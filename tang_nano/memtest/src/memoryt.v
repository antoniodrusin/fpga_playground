==> flow/design.v <==
module memory (
  input sys_rst_n,
  output reg mem_clk,
  inout wire [3:0] mem_sio,
  output wire mem_ce_n
);
  wire reset_n;
  wire clk;
  reg [1:0] mem_cmd;
  gw_osc your_instance_name(
    .oscout(clk)  
  );
  reg [3:0] clk_c;
  always @(posedge clk) 
  begin
    clk_c <= clk_c +1;
    if ( clk_c == 3 ) begin
      clk_c <= 0;
      mem_clk <= !mem_clk;
    end    
  end
  reset_repeater reset(
    mem_clk,
    reset_n
  );
  wire ready;
  reg [1:0] command;
  mem_driver mem_driver(
    mem_sio,
    mem_ce_n,
    mem_clk,
    reset_n,
    command,
    ready
  );
  reg which;
  always_ff @(posedge mem_clk) begin
    if (!reset_n ) begin
      which <= 0;
      command <= 0;
    end 
    else begin
      if ( ready ) begin
        if ( !which ) begin
          command <= mem_driver.CMD_WRITE;
          which <= 1;
        end
        else begin           
          command <= mem_driver.CMD_READ;
        end
      end
      else begin
        command <= 0;
      end
    end
  end
endmodule
module mem_driver(
  inout wire [3:0] mem_sio,
  output reg mem_ce_n,
  input mem_clk,
  input reset_n,
  input [1:0] command,
  output reg ready
);
  localparam [1:0] CMD_READ = 1;
  localparam [1:0] CMD_WRITE = 2;
  localparam [7:0] PS_CMD_READ = 8'hEB;
  localparam [7:0] PS_CMD_WRITE = 8'h38;
  reg [3:0] sio;
  reg [7:0] rout;
  reg scmd;
  reg [4:0] scounter;
  reg [1:0] executing_command;
  assign mem_sio = sio;
  initial begin
    mem_ce_n <= 1;
    sio <= 4'd0;
    ready <= 1;
  end
  always @(negedge mem_clk) begin
    if ( !reset_n ) begin
      mem_ce_n <= 1;
      sio <= 0;
      ready <= 1;
      rout <= 0;
      scmd <= 0;
      executing_command <= 0;
    end
    else begin
      if ( ready ) begin
        executing_command <= command;
        if ( command == CMD_READ ) begin
          rout <= PS_CMD_READ;
          scmd <= 1;
          scounter <= 0;
          ready <= 0;    
        end else if ( command == CMD_WRITE ) begin
          rout <= PS_CMD_WRITE;
          scmd <= 1;
          scounter <= 0;
          ready <= 0;           
        end
      end
      if ( scmd != 0) begin
        scounter <= scounter + 5'd1;
        if ( scounter < 8 ) begin
          mem_ce_n <= 0;
          {sio[0], rout[7:1]} <= rout;
          sio[3:1] <= 3'bzzz;
        end
        else if ( scounter < 13 ) begin  
          sio <= 4'd0;
        end
        else if ( scounter < 14 ) begin  
          if ( executing_command == CMD_READ )
            sio <= 4'd15;
          else
            sio <= 4'd0;
        end
      else begin  
          if ( executing_command == CMD_READ ) begin
            if (scounter < 20 ) begin  
              sio <= 4'bzzzz;
            end
            else if (scounter < 24 ) begin  
            end
            else begin   
              scmd <= 0;
              mem_ce_n <= 1;
              ready <= 1;
              sio[3:0] <= 0;          
              executing_command <= 0;   
            end
          end
          else if ( executing_command == CMD_WRITE ) begin
            if (scounter < 30 ) begin  
              sio = scounter[3:0];
            end
            else begin   
              scmd <= 0;
              mem_ce_n <= 1;
              ready <= 1;
              sio[3:0] <= 0;          
              executing_command <= 0;
            end
          end
        end
      end 
    end
  end
endmodule
module reset_repeater( 
  input clk,
  output reg reset_n
);
  reg [7:0] reset_c;     
  always @(posedge clk) begin
      reset_c <= reset_c + 8'd1;
    if ( !reset_n ) begin
      if ( reset_c == 8'hf ) begin
        reset_c <= 0;
        reset_n <= 1;
      end
    end
    else begin
      if ( reset_c == 8'hff ) begin
        reset_c <= 0;
        reset_n <= 0;
      end
    end 
  end
endmodule
Reports on mem_driver --
Tool output for the design above, in the order of the flow. Lines are those of the file above, counted from 1. Operators carry their Yosys type and port widths (W data, S select, Z words). Library cell names are shortened. Not given: -
Design: top mem_driver, clock mem_clk, standard-cell library sky130hd, library corner tt_025C_1v80

After elaboration --
Source: Yosys, flattened and elaborated, memories not mapped. Widths are those after wreduce. Registers that Yosys merges into a memory's read port (data or address) are not register bits. Print and check cells do not count. Equal cells are merged and count once.
Operators by class: add/subtract/negate cells 1, order comparisons 6, eq/ne operators 10, multiplexer cells 63, reduce/logical cells 9
Operators with widths (number):
- $mux W1 | 35
- $mux W7 | 5
- $mux W4 | 8
- $mux W2 | 10
- $mux W5 | 4
- $lt A5 B4 Y1 const B | 3
- $lt A5 B5 Y1 const B | 3
- $ne A3 B3 Y1 const B | 3
- $reduce_and A7 Y1 | 1
- $reduce_and A3 Y1 | 2
- $reduce_bool A3 Y1 | 2
- $ne A6 B6 Y1 const B | 1
- $add A5 B1 Y5 const B | 1
- $reduce_bool A5 Y1 | 1
- $eq A2 B1 Y1 const B | 2
- $eq A2 B2 Y1 const B | 2
- $ne A2 B2 Y1 const B | 2
- $reduce_bool A2 Y1 | 2
- $mux W3 | 1
- $reduce_and A2 Y1 | 1
Bit counts: bits in registers 22, input port bits 4, elaborated cells 97

Logic depth --
Yosys ltp: most cells in a row. Word level: on the elaborated netlist, between registers, memories and ports. Mapped: between sequential cells and ports; inverters and the memories' decode and read muxes count.
Logic depth: depth after elaboration 11, ABC_AREA 1, depth in mapped cells 9, depth with buffers taken out 9

Netlist --
Source: synth_stat.txt of the flow (Yosys; design flattened, memories mapped). It holds for the ABC_AREA given above (unset counts as 0); a run with the other value may have another netlist. The area totals of this step are shown rounded.
Synthesis totals: cell count 153, synthesis area 1140 µm², sequential area 490.5 µm², flip-flops 22, buffer cells 2
Cell types:
- dfxtp_1 | number 17, area in all 340.326 µm²
- edfxtp_1 | number 5, area in all 150.144 µm²
- nand2_1 | number 37, area in all 138.883 µm²
- nor2_1 | number 25, area in all 93.84 µm²
- inv_1 | number 21, area in all 78.826 µm²
- o21ai_0 | number 14, area in all 70.067 µm²
- ha_1 | number 3, area in all 37.536 µm²
- clkbuf_8 | number 2, area in all 27.526 µm²
- nand2_4 | number 2, area in all 22.522 µm²
- a21oi_1 | number 4, area in all 20.019 µm²
- nand3_1 | number 4, area in all 20.019 µm²
- nand3_2 | number 2, area in all 20.019 µm²
- nand2_2 | number 3, area in all 18.768 µm²
- nor2_2 | number 3, area in all 18.768 µm²
- nand3_4 | number 1, area in all 17.517 µm²
- a31oi_1 | number 2, area in all 12.512 µm²
- o22ai_1 | number 2, area in all 12.512 µm²
- a2111oi_0 | number 1, area in all 8.758 µm²
Not listed: further types 4, cells in them 5.

==> results <==
2 stored runs of mem_driver in the flow (synthesis by Yosys, layout by OpenROAD, sky130hd cells), in arbitrary order. Constraints: input delay and output delay 20% of the set period each, output load 0.01 pF.
"total power after layout" is the tool's figure for a default switching activity; nothing was simulated.
The results are shown rounded.

* Run 1 | settings: period_ns 5.44; CORE_UTILIZATION 47; SETUP_SLACK_MARGIN -0.02; CORE_ASPECT_RATIO 1.03; CELL_PAD_IN_SITES_DETAIL_PLACEMENT 1; ABC_AREA 1; GPL_ROUTABILITY_DRIVEN 0; CAP_MARGIN 10; SLEW_MARGIN 5; MAX_ROUTING_LAYER met5; CORE_MARGIN 2 | results: smallest setup slack 0.179 ns; standard-cell area of the final layout 1,321 µm²; cell area after synthesis 1,140 µm²; total die area 2,835 µm²; total power after layout 409.9 uW; worst hold slack after layout 0.465 ns; final design utilization 56.4 %; setup TNS 0.000 ns
* Run 2 | settings: period_ns 5.69; CORE_UTILIZATION 30; SETUP_SLACK_MARGIN 0.16; PLACE_DENSITY_LB_ADDON 0.17; CORE_ASPECT_RATIO 0.91; CELL_PAD_IN_SITES_DETAIL_PLACEMENT 0; ABC_AREA 0; CTS_CLUSTER_DIAMETER 327; SLEW_MARGIN 40; CAP_MARGIN 20; CORE_MARGIN 2 | results: total die area 4,207 µm²; smallest setup slack 0.304 ns; worst hold slack after layout 0.450 ns; total power after layout 399.5 uW; final design utilization 36.5 %; cell area after synthesis 1,111 µm²; standard-cell area of the final layout 1,325 µm²; setup TNS 0.000 ns

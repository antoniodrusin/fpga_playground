==> flow/design.v <==
module pixel_signal (
  input sys_clk,
  input row_enable,              
  input vblank,
  output reg cache_readen,
  input cache_out,
  output reg [8:0] cache_addrout,
  output reg [15:0] mem_addrin,
  input mem_ready,
  output reg mem_readstrobe,
  output reg [2:0] pixel_signal,
  output reg preload_done    
);
  reg fetchdone = 0;
  reg [4:0] delaycounter = 0;
  reg [1:0] pix_c = 0;
  reg clk_en = 0;
  initial preload_done = 0;
  always @(posedge sys_clk) begin
    pix_c <= pix_c + 1'd1;
    if ( pix_c == 2'd3 )
    begin 
      clk_en <= 1;
      pix_c <= 2'd0;
    end
    else
      clk_en <= 0;
  end
  reg [7:0] row_counter = 0;
  always @(posedge sys_clk) 
  begin
    if ( clk_en ) begin
      if (row_enable)
      begin
        if ( !fetchdone ) begin 
          if ( mem_ready ) begin
            row_counter <= row_counter + 1'd1;
            mem_addrin <= { 3'b000, row_counter, 5'b00000 };
            mem_readstrobe <= 1;
            fetchdone <= 1;
            preload_done <= 0;
          end
        end
        else begin
          mem_readstrobe <= 0;
          if ( mem_ready ) preload_done <= 1;
        end
        if ( delaycounter == 26 ) begin  
          cache_readen <= 1;
          if ( cache_addrout < 256 ) begin
            if ( cache_readen ) begin
              cache_addrout <= cache_addrout + 1'd1;
              pixel_signal <= cache_out  ? video_level.gray3 : video_level.black;  
            end
          end
          else pixel_signal <= video_level.gray1;
        end
        else
          delaycounter <= delaycounter + 1'd1;
      end
      else if ( vblank ) begin
        row_counter <= 0;
      end
      else
      begin
        cache_readen <= 0;
        fetchdone <= 0;
        delaycounter <= 0;
        cache_addrout <= 9'd0;
      end
    end
  end
endmodule
======== Reports on pixel_signal ========
What the tools print for pixel_signal, step after step.
Lines are those of the file above, counted from 1.
Operators carry their Yosys type and port widths (W data, S select, Z words).
Library cell names are shortened.
A cell with - has no value.
set-up
  top ..................................... pixel_signal
  clock ................................... sys_clk
  cell library ............................ sky130hd
  corner .................................. tt_025C_1v80

======== After elaboration ========
Source: Yosys, flattened and elaborated, memories not mapped. Widths are those after wreduce. Registers that Yosys merges into a memory's read port (data or address) are not register bits. Print and check cells do not count. Equal cells are merged and count once.
storage and ports
  flip-flop bits (word level) ............. 38
  input port bits ......................... 5
  output and inout port bits .............. 31
  cells after elaboration ................. 63
cells by class
  add/subtract/negate cells ............... 4
  $lt $le $gt $ge ......................... 1
  equality and inequality tests ........... 10
  multiplexer cells ....................... 25
  bitwise operators ....................... 1
  reductions and logical operators ........ 11
operator list
  kind                   number
  $mux W9                5
  $mux W8                4
  $mux W5                3
  $mux W1                13
  $reduce_and A3 Y1      4
  $reduce_and A4 Y1      3
  $add A9 B1 Y9 const B  1
  $lt A9 B9 Y1 const B   1
  $ne A2 B1 Y1 const B   4
  $ne A2 B2 Y1 const B   4
  $add A8 B1 Y8 const B  1
  $add A5 B1 Y5 const B  1
  $eq A5 B5 Y1 const B   1
  $reduce_and A5 Y1      1
  $reduce_bool A2 Y1     2
  $add A2 B1 Y2 const B  1
  $eq A2 B2 Y1 const B   1
  $reduce_and A2 Y1      1
  $not A1 Y1             1

======== Depth ========
Yosys ltp: most cells in a row. Word level: on the elaborated netlist, between registers, memories and ports. Mapped: between sequential cells and ports; inverters and the memories' decode and read muxes count.
depth
  depth after elaboration ................. 5
  ABC_AREA ................................ 0
  mapped depth ............................ 5
  depth with buffers taken out ............ 5

======== After synthesis ========
Yosys stat after the flow's synthesis: flattened, memories mapped to cells. It holds for the ABC_AREA given above (unset counts as 0); a run with the other value may have another netlist.
The area totals of this step are shown rounded.
cells by type
  type      number  area in all (um^2)
  edfxtp_1  34      1.02E+03
  and2_1    14      87.584
  buf_4     11      82.579
  ha_1      5       62.56
  dfxtp_1   3       60.058
  xnor2_1   6       52.55
  nand3_1   10      50.048
  nor2b_1   6       37.536
  a21boi_1  4       30.029
  mux2i_1   3       30.029
  xor2_1    3       26.275
  nand2b_1  4       25.024
  o21ai_0   5       25.024
  or3_1     4       25.024
  nand2_1   6       22.522
  inv_1     5       18.768
  and3_1    2       12.512
  nand4_2   1       12.512
Not listed: further types 10, cells in them 13.
mapped netlist
  cells in the netlist .................... 139
  synthesis area .......................... 1752 um^2
  sequential area ......................... 1081 um^2
  mapped flip-flops ....................... 37
  buffers ................................. 14

======== Worst setup path after synthesis ========
Path of least setup slack by OpenSTA after synthesis, without wires, with an ideal clock, recovery checks aside; 20% of the period is set as input and as output delay. Where synthesis merged equal registers, the netlist keeps one of their names.
timing path after synthesis
  kind .................................... input -> register
  start ................................... input row_enable
  end ..................................... register cache_addrout[0]
  period .................................. 3.98 ns
  input delay ............................. 0.796 ns
  library setup time ...................... 0.378 ns
  arrival time ............................ 1.611 ns
  required time ........................... 3.602 ns
  setup slack ............................. 1.991 ns
  path delay .............................. 1.193 ns
  driving pins on the path ................ 3
  period reached after synthesis .......... 1.989 ns
"path delay" is the arrival time less input delay plus setup time.
"driving pins on the path": output pins that drive a net of the path, with the launching flip-flop's if there is one; two outputs of one cell count as two.
"period reached after synthesis" = period - worst setup slack (recovery checks aside). The figure is calculated, with input and output delays left at 20% of the set period.
Between the ends stands the longest chain of elaborated cells between them, by number of cells; it is not shown to be the way that was timed. Of several equally long chains one is given.
A line is the first line of the expression or statement that the cell stems from. Yosys adds cells for indexed reads and writes and turns some case tables into memories.
Only ways into the end's enable, where the timed path ends, are counted here.
on the way, after synthesis
  cells stage by stage .................... buf_2 clkbuf_1 a21oi_1
  length of the longest elaborated chain .. 2
  elaborated cells on any way between the ends .. 5
  classes of those cells .................. 4 x eq/ne; 1 x reduce/logical
ends and longest elaborated chain, after synthesis
  element            RTL line  RTL
  from (decl)        3         input row_enable,
  $ne A2 B1 Y1       -
  $reduce_and A5 Y1  -
  to (assign)        52        cache_addrout <= cache_addrout + 1'd1;
  to (assign)        69        cache_addrout <= 9'd0;
  to (decl)          7         output reg [8:0] cache_addrout,

======== Path in the finished layout ========
Path of least setup slack in the final report of record 1 (OpenROAD, finished layout, wires in). Where an end is a register, its clock arrival counts in the times.
timing path post-layout
  kind .................................... register -> output
  start ................................... register cache_addrout[2]
  end ..................................... output cache_addrout[2]
  period .................................. 2.09 ns
  external output delay ................... 0.42 ns
  arrival time ............................ 1.29 ns
  required time ........................... 1.67 ns
  setup slack ............................. 0.38 ns
  driving pins on the path ................ 2
on the way, post-layout
  cells stage by stage .................... edfxtp_1 clkdlybuf4s50_1
  length of the longest elaborated chain .. 0
  elaborated cells on any way between the ends .. 0
ends and longest elaborated chain, post-layout
  element        RTL line  RTL
  from (decl)    7         output reg [8:0] cache_addrout,
  from (assign)  52        cache_addrout <= cache_addrout + 1'd1;
  from (assign)  69        cache_addrout <= 9'd0;
  to (decl)      7

==> runs of pixel_signal <==
pixel_signal through Yosys and OpenROAD on sky130hd: 2 stored runs, unordered, with their settings and measured results. The constraints put input and output delay at 20% of the set period each and load the outputs with 0.01 pF.
By "achieved clock period" is meant the clock period of the run minus its worst setup slack. This is arithmetic on one report: input and output delays are still those of the set period (20% each).
Measured values are rounded.

======== record 1 ========
==> flow/run.sh <==
#!/bin/bash
# the make line also repeats the synthesis and layout settings of config.mk as NAME=value (left out here)
make -C /OpenROAD-flow-scripts/flow DESIGN_CONFIG=/design/flow/config.mk WORK_HOME=/design/flow/orfs CLKGATE_MAP_FILE= finish
==> flow/config.mk <==
export PLATFORM = sky130hd
export DESIGN_NAME = pixel_signal
export DESIGN_NICKNAME = pixel_signal
export VERILOG_FILES = /design/flow/design.v
export SDC_FILE = /design/flow/constraint.sdc
export NUM_CORES = 4
export LEC_CHECK = 0
export CAP_MARGIN = 20
export CORE_MARGIN = 2
export CORE_UTILIZATION = 26
export CTS_CLUSTER_SIZE = 84
export MAX_ROUTING_LAYER = met4
export PLACE_DENSITY_LB_ADDON = 0.25
export SETUP_SLACK_MARGIN = 0.03
export SLEW_MARGIN = 15
==> flow/constraint.sdc <==
create_clock -name core_clock -period 2.09 [get_ports {sys_clk}]
set_input_delay 0.4180 -clock core_clock [delete_from_list [all_inputs] [get_ports {sys_clk}]]
set_output_delay 0.4180 -clock core_clock [all_outputs]
set_load 0.01 [all_outputs]

-------- measured, record 1 --------
  area of the synthesized netlist ......... 1752 um^2
  full die area ........................... 7410 um^2
  standard-cell area after routing ........ 2120 um^2
  setup slack of the worst path ........... 0.383 ns
  worst-case hold slack ................... 0.429 ns
  achieved clock period ................... 1.707 ns

======== record 2 ========
==> flow/run.sh <==
#!/bin/bash
# the make line also repeats the synthesis and layout settings of config.mk as NAME=value (left out here)
make -C /OpenROAD-flow-scripts/flow DESIGN_CONFIG=/design/flow/config.mk WORK_HOME=/design/flow/orfs CLKGATE_MAP_FILE= finish
==> flow/config.mk <==
export PLATFORM = sky130hd
export DESIGN_NAME = pixel_signal
export DESIGN_NICKNAME = pixel_signal
export VERILOG_FILES = /design/flow/design.v
export SDC_FILE = /design/flow/constraint.sdc
export NUM_CORES = 4
export LEC_CHECK = 0
export ABC_AREA = 1
export CAP_MARGIN = 35
export CORE_MARGIN = 2
export CORE_UTILIZATION = 52
export CTS_CLUSTER_SIZE = 91
export MAX_ROUTING_LAYER = met5
export MIN_ROUTING_LAYER = met2
export PLACE_DENSITY_LB_ADDON = 0.2
export SETUP_SLACK_MARGIN = 0.4
export SLEW_MARGIN = 20
==> flow/constraint.sdc <==
create_clock -name core_clock -period 2.14 [get_ports {sys_clk}]
set_input_delay 0.4280 -clock core_clock [delete_from_list [all_inputs] [get_ports {sys_clk}]]
set_output_delay 0.4280 -clock core_clock [all_outputs]
set_load 0.01 [all_outputs]

-------- measured, record 2 --------
  area of the synthesized netlist ......... 1783 um^2
  full die area ........................... 3913 um^2
  standard-cell area after routing ........ 2176 um^2
  setup slack of the worst path ........... 0.429 ns
  worst-case hold slack ................... 0.441 ns
  achieved clock period ................... 1.711 ns

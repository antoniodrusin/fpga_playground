==> flow/design.v <==
module video_sync (
    input sys_clk,  
    output reg row_enable,
    output reg vblank,
    output reg [2:0] sync_signal
);
  reg [6:0] horiz_c = 0;  
  reg [8:0] vert_c = 0;   
  reg oscilloscope = 0;  
  initial vblank = 1;
  reg [4:0] syn_c = 0;
  reg clk_en = 0;
  always @(posedge sys_clk) begin
    syn_c <= syn_c + 1'd1;
    if ( syn_c == 4'd11 )
    begin 
      clk_en <= 1;
      syn_c <= 4'd0;
    end
    else
      clk_en <= 0;
  end
  localparam vert_offset = 31;
  localparam vert_resolution = 256;
  always @(posedge sys_clk) begin
    if ( clk_en ) begin
      horiz_c <= horiz_c+7'd1;
      if ( horiz_c == 7'h7f )
         vert_c <= vert_c + 9'd1;
      if ( vert_c == 9'd311 ) 
         vert_c <= 9'd0;
      oscilloscope <= !oscilloscope;
      if ( vert_c < 9'd2 )
        sync_signal <= horiz_c[5:0] < (64-9) ? video_level.sync : video_level.black;
      else if ( vert_c == 9'd2)
        begin
          if ( !horiz_c[6] )
            sync_signal <= horiz_c[5:0] < (64-9) ? video_level.sync : video_level.black;
          else
            sync_signal <= horiz_c[5:0] < 6'd5 ? video_level.sync : video_level.black;
        end
      else if ( vert_c < 9'd5 )
        begin
          sync_signal <= horiz_c[5:0] < 6'd5 ? video_level.sync : video_level.black;
        end
      else if ( vert_c < 9'd309 )
      begin
        vblank <= 0;
        if ( horiz_c < 7'd9 )
          sync_signal <= video_level.sync;
        else if ( horiz_c < 7'd21 )
          sync_signal <= video_level.black;
        else if ( horiz_c < 7'd125 )
          if ( (vert_c > 9'd5 + vert_offset) && (vert_c <= 9'd5 + vert_offset + vert_resolution) )
            row_enable <= 1;
          else
            row_enable <= 0;
        else
        begin 
          row_enable <= 0;
          sync_signal <= video_level.black;
        end
      end
      else 
      begin
        vblank <= 1;
        sync_signal <= horiz_c[5:0] < 6'd5 ? video_level.sync : video_level.black;
      end  
    end
  end
endmodule
module video_level ();
  localparam [2:0] sync = 3'b000;
  localparam [2:0] black = 3'b001;
  localparam [2:0] gray0 = 3'b010;
  localparam [2:0] gray1 = 3'b100;
  localparam [2:0] gray2 = 3'b011;
  localparam [2:0] gray3 = 3'b101;
  localparam [2:0] gray4 = 3'b110;
  localparam [2:0] gray5 = 3'b111;
endmodule
=== Tool chain data of video_sync ===
The steps from the RTL of video_sync to its reports follow in flow order.
Line numbers count from 1 in the design file above.
Operators: Yosys type, input widths -> output width; for muxes data width and select width s.
Not given: --

* Top: video_sync
* Clock input: sys_clk
* Library: sky130hd
* Corner: tt_025C_1v80

=== Word level ===
Source: Yosys, flattened and elaborated, memories not mapped. Widths are those after wreduce. Registers that Yosys merges into a memory's read port (data or address) are not register bits. Print and check cells do not count. Equal cells are merged and count once.

* Register bits after elaboration: 27
* Input bits: 1
* Output and inout bits: 5
* Elaborated cells: 51

* Add/sub/neg operators: 3
* Order comparisons: 10
* Equal/unequal tests: 5
* Mux-type cells: 14
* Bitwise logic cells: 5
* Reductions and logical operators: 6

{| class="wikitable"
|+ Operators by type and width
! cell !! number
|-
| $mux 3 || 6
|-
| $add 9x1->9 const B || 1
|-
| $lt 9x2->1 const B || 1
|-
| $eq 9x2->1 const B || 1
|-
| $lt 9x3->1 const B || 1
|-
| $gt 9x6->1 const B || 1
|-
| $le 9x9->1 const B || 1
|-
| $lt 9x9->1 const B || 1
|-
| $eq 9x9->1 const B || 1
|-
| $mux 9 || 1
|-
| $add 7x1->7 const B || 1
|-
| $lt 7x4->1 const B || 1
|-
| $lt 7x5->1 const B || 1
|-
| $lt 7x7->1 const B || 1
|-
| $eq 7x7->1 const B || 1
|-
| $ne 7x7->1 const B || 1
|-
| $reduce_and 7->1 || 1
|-
| $mux 1 || 7
|-
| $lt 6x3->1 const B || 1
|-
| $lt 6x6->1 const B || 1
|-
| $not 1->1 || 5
|-
| $add 5x1->5 const B || 1
|-
| $eq 5x4->1 const B || 1
|-
| $reduce_and 2->1 || 2
|-
| $reduce_and 4->1 || 1
|-
| $reduce_bool 2->1 || 1
|-
| $logic_and 1x1->1 || 1
|}

=== Depth ===
Yosys ltp: most cells in a row. Word level: on the elaborated netlist, between registers, memories and ports. Mapped: between sequential cells and ports; inverters and the memories' decode and read muxes count.

* Depth in word-level cells: 8
* ABC_AREA: 0
* Mapped depth: 5
* Depth with buffers taken out: 4

=== Synthesis result ===
The flow's flattened synthesis, as Yosys stat reports it; memories are mapped. The netlist is that of the ABC_AREA named above (0 if unset); the other value can give another one.

* Cell count: 106
* Chip area (Yosys): 1194.9 µm²
* Sequential part of the area: 660.6 µm²
* Flip-flops: 24
* Buffers: 4

{| class="wikitable"
|+ Cells by type
! cell type !! number !! area in all (µm²)
|-
| sky130_fd_sc_hd__edfxtp_1 || 18 || 540.518
|-
| sky130_fd_sc_hd__dfxtp_1 || 6 || 120.115
|-
| sky130_fd_sc_hd__xor2_1 || 8 || 70.067
|-
| sky130_fd_sc_hd__nor2_1 || 14 || 52.55
|-
| sky130_fd_sc_hd__ha_1 || 4 || 50.048
|-
| sky130_fd_sc_hd__nand3_1 || 9 || 45.043
|-
| sky130_fd_sc_hd__xnor2_1 || 5 || 43.792
|-
| sky130_fd_sc_hd__buf_4 || 3 || 22.522
|-
| sky130_fd_sc_hd__nand2_1 || 6 || 22.522
|-
| sky130_fd_sc_hd__inv_1 || 5 || 18.768
|-
| sky130_fd_sc_hd__nand4_1 || 3 || 18.768
|-
| sky130_fd_sc_hd__a221oi_2 || 1 || 15.014
|-
| sky130_fd_sc_hd__nor3_1 || 3 || 15.014
|-
| sky130_fd_sc_hd__o21ai_0 || 3 || 15.014
|-
| sky130_fd_sc_hd__and4_4 || 1 || 11.261
|-
| sky130_fd_sc_hd__buf_6 || 1 || 11.261
|-
| sky130_fd_sc_hd__o221a_2 || 1 || 11.261
|-
| sky130_fd_sc_hd__a21oi_1 || 2 || 10.01
|}

Not listed: further types 13, cells in them 13.

=== Path before layout ===
Path of least setup slack by OpenSTA after synthesis, without wires, with an ideal clock, recovery checks aside; 20% of the period is set as input and as output delay. Where synthesis merged equal registers, the netlist keeps one of their names.

* Path kind: register to register
* From: register vert_c[0]
* To: register vert_c[0]
* Clock period: 2010 ps
* Library setup time: 336 ps
* Launch time at the first pin: 0 ps
* Arrival time: 1433 ps
* Required time: 1674 ps
* Path slack: 242 ps
* Path delay: 1769 ps
* Stages: 6
* Path buffers: 1
* Synthesis period reached: 1768 ps

"path delay" is the arrival time less input delay plus setup time.
"stages": output pins that drive a net of the path, with the launching flip-flop's if there is one; two outputs of one cell count as two.
"synthesis period reached" is the clock period less the worst setup slack; recovery checks do not enter. This is arithmetic on one report: input and output delays are still those of the set period (20% each).
Between the ends stands the longest chain of elaborated cells between them, by number of cells; it is not shown to be the way that was timed. Of several equally long chains one is given.
Each line given opens the expression or statement behind the cell; cells for indexed reads and writes are added by Yosys, which also makes memories of some case tables.
Only ways into the end's enable, where the timed path ends, are counted here.

* Path through: sky130_fd_sc_hd__edfxtp_1 -> sky130_fd_sc_hd__ha_1 -> sky130_fd_sc_hd__and4_4 -> sky130_fd_sc_hd__and3_1 -> sky130_fd_sc_hd__buf_6 -> sky130_fd_sc_hd__o21a_1
* Cells in the longest elaborated chain: 3
* Elaborated cells between the ends (all ways): 3
* RTL lines with such cells: 1
* Those cells by class: eq/ne: 1; reduce/logical: 2

{| class="wikitable"
|+ RTL lines, path after synthesis
! element !! RTL line !! text
|-
| start: declaration || 8 || <nowiki>reg [8:0] vert_c = 0;</nowiki>
|-
| start: assignment || 29 || <nowiki>vert_c <= vert_c + 9'd1;</nowiki>
|-
| start: assignment || 31 || <nowiki>vert_c <= 9'd0;</nowiki>
|-
| $eq 9x9->1 || 30 || <nowiki>if ( vert_c == 9'd311 )</nowiki>
|-
| $reduce_bool 2->1 || -- ||
|-
| $reduce_and 2->1 || -- ||
|-
| end: assignment || 29 ||
|-
| end: assignment || 31 ||
|-
| end: declaration || 8 ||
|}

=== Worst path after layout ===
From the final timing report of stored run 1: the path of least setup slack in the routed layout; clock arrival at registers is part of the times.
The path's times are printed in steps of 10 ps; the period is the one set.

* Path kind: register to register
* From: register vert_c[1]
* To: register vert_c[7]
* Clock period: 1380 ps
* Library setup time: 220 ps
* Launch time at the first pin: 310 ps
* Arrival time: 1540 ps
* Required time: 1470 ps
* Path slack: -70 ps
* Stages: 5
* Path buffers: 0

Between the ends stands the longest chain of elaborated cells between them, by number of cells; it is not shown to be the way that was timed. Of several equally long chains one is given.
Only ways into the end's enable, where the timed path ends, are counted here.

* Path through: sky130_fd_sc_hd__edfxtp_1 -> sky130_fd_sc_hd__ha_2 -> sky130_fd_sc_hd__and4_4 -> sky130_fd_sc_hd__and3_4 -> sky130_fd_sc_hd__o21a_4
* Cells in the longest elaborated chain: 3
* Elaborated cells between the ends (all ways): 3
* RTL lines with such cells: 1
* Those cells by class: eq/ne: 1; reduce/logical: 2

{| class="wikitable"
|+ RTL lines, path post-layout
! element !! RTL line !! text
|-
| start: declaration || 8 || <nowiki>reg [8:0] vert_c = 0;</nowiki>
|-
| start: assignment || 29 || <nowiki>vert_c <= vert_c + 9'd1;</nowiki>
|-
| start: assignment || 31 || <nowiki>vert_c <= 9'd0;</nowiki>
|-
| $eq 9x9->1 || 30 || <nowiki>if ( vert_c == 9'd311 )</nowiki>
|-
| $reduce_bool 2->1 || -- ||
|-
| $reduce_and 2->1 || -- ||
|-
| end: assignment || 29 ||
|-
| end: assignment || 31 ||
|-
| end: declaration || 8 ||
|}

FLOW RESULTS
============

Top module video_sync; platform sky130hd; tools Yosys and OpenROAD; 2 stored runs in no particular order. Input and output delays are each 20% of the period that was set; the output load is 0.01 pF.
"clock period achieved" is the run's clock period less its worst setup slack. It is reckoned from that one timing run; input and output delays stay at 20% of the period that was set.
"worst setup path time" is the time allowed to the run's worst setup path (the clock period less input and output delay, where it has them) less its slack. Clock arrival times count: a late capture clock shortens it, a late launch clock lengthens it.
"total power of the final layout" is the tool's figure for a default switching activity; nothing was simulated.
"worst setup path time" is given in steps of 10 ps.

=== Stored run 1 ===
{| class="wikitable"
! Setting !! Value
|-
| period_ns || 1.38
|-
| CORE_UTILIZATION || 34
|-
| PLACE_DENSITY_LB_ADDON || 0.14
|-
| CTS_CLUSTER_DIAMETER || 200
|-
| CAP_MARGIN || 25
|-
| SLEW_MARGIN || 35
|-
| MIN_ROUTING_LAYER || met1
|-
| CORE_MARGIN || 2
|-
! Result !! Value
|-
| Utilization || 44.6%
|-
| Clock period achieved || 1454 ps
|-
| Standard-cell area of the final layout || 1498.9 µm²
|-
| Total power of the final layout || 1.276 mW
|-
| Worst setup path time || 1450 ps
|-
| Type of the worst setup path || register to register
|-
| Worst-case hold slack || 459 ps
|-
| Worst setup slack after layout || -74 ps
|-
| Mapped cell area after synthesis || 1194.9 µm²
|-
| Total negative slack || -768 ps
|-
| Area of the die || 4004.4 µm²
|}

=== Stored run 2 ===
{| class="wikitable"
! Setting !! Value
|-
| period_ns || 1.63
|-
| CORE_UTILIZATION || 72
|-
| PLACE_DENSITY_LB_ADDON || 0.19
|-
| CORE_ASPECT_RATIO || 0.78
|-
| CELL_PAD_IN_SITES_DETAIL_PLACEMENT || 1
|-
| ABC_AREA || 1
|-
| GPL_TIMING_DRIVEN || 1
|-
| CTS_CLUSTER_DIAMETER || 157
|-
| CAP_MARGIN || 40
|-
| SLEW_MARGIN || 15
|-
| MIN_ROUTING_LAYER || met2
|-
| MAX_ROUTING_LAYER || met4
|-
| CORE_MARGIN || 2
|}
Stopped before the end: placement reported DPL-0033.
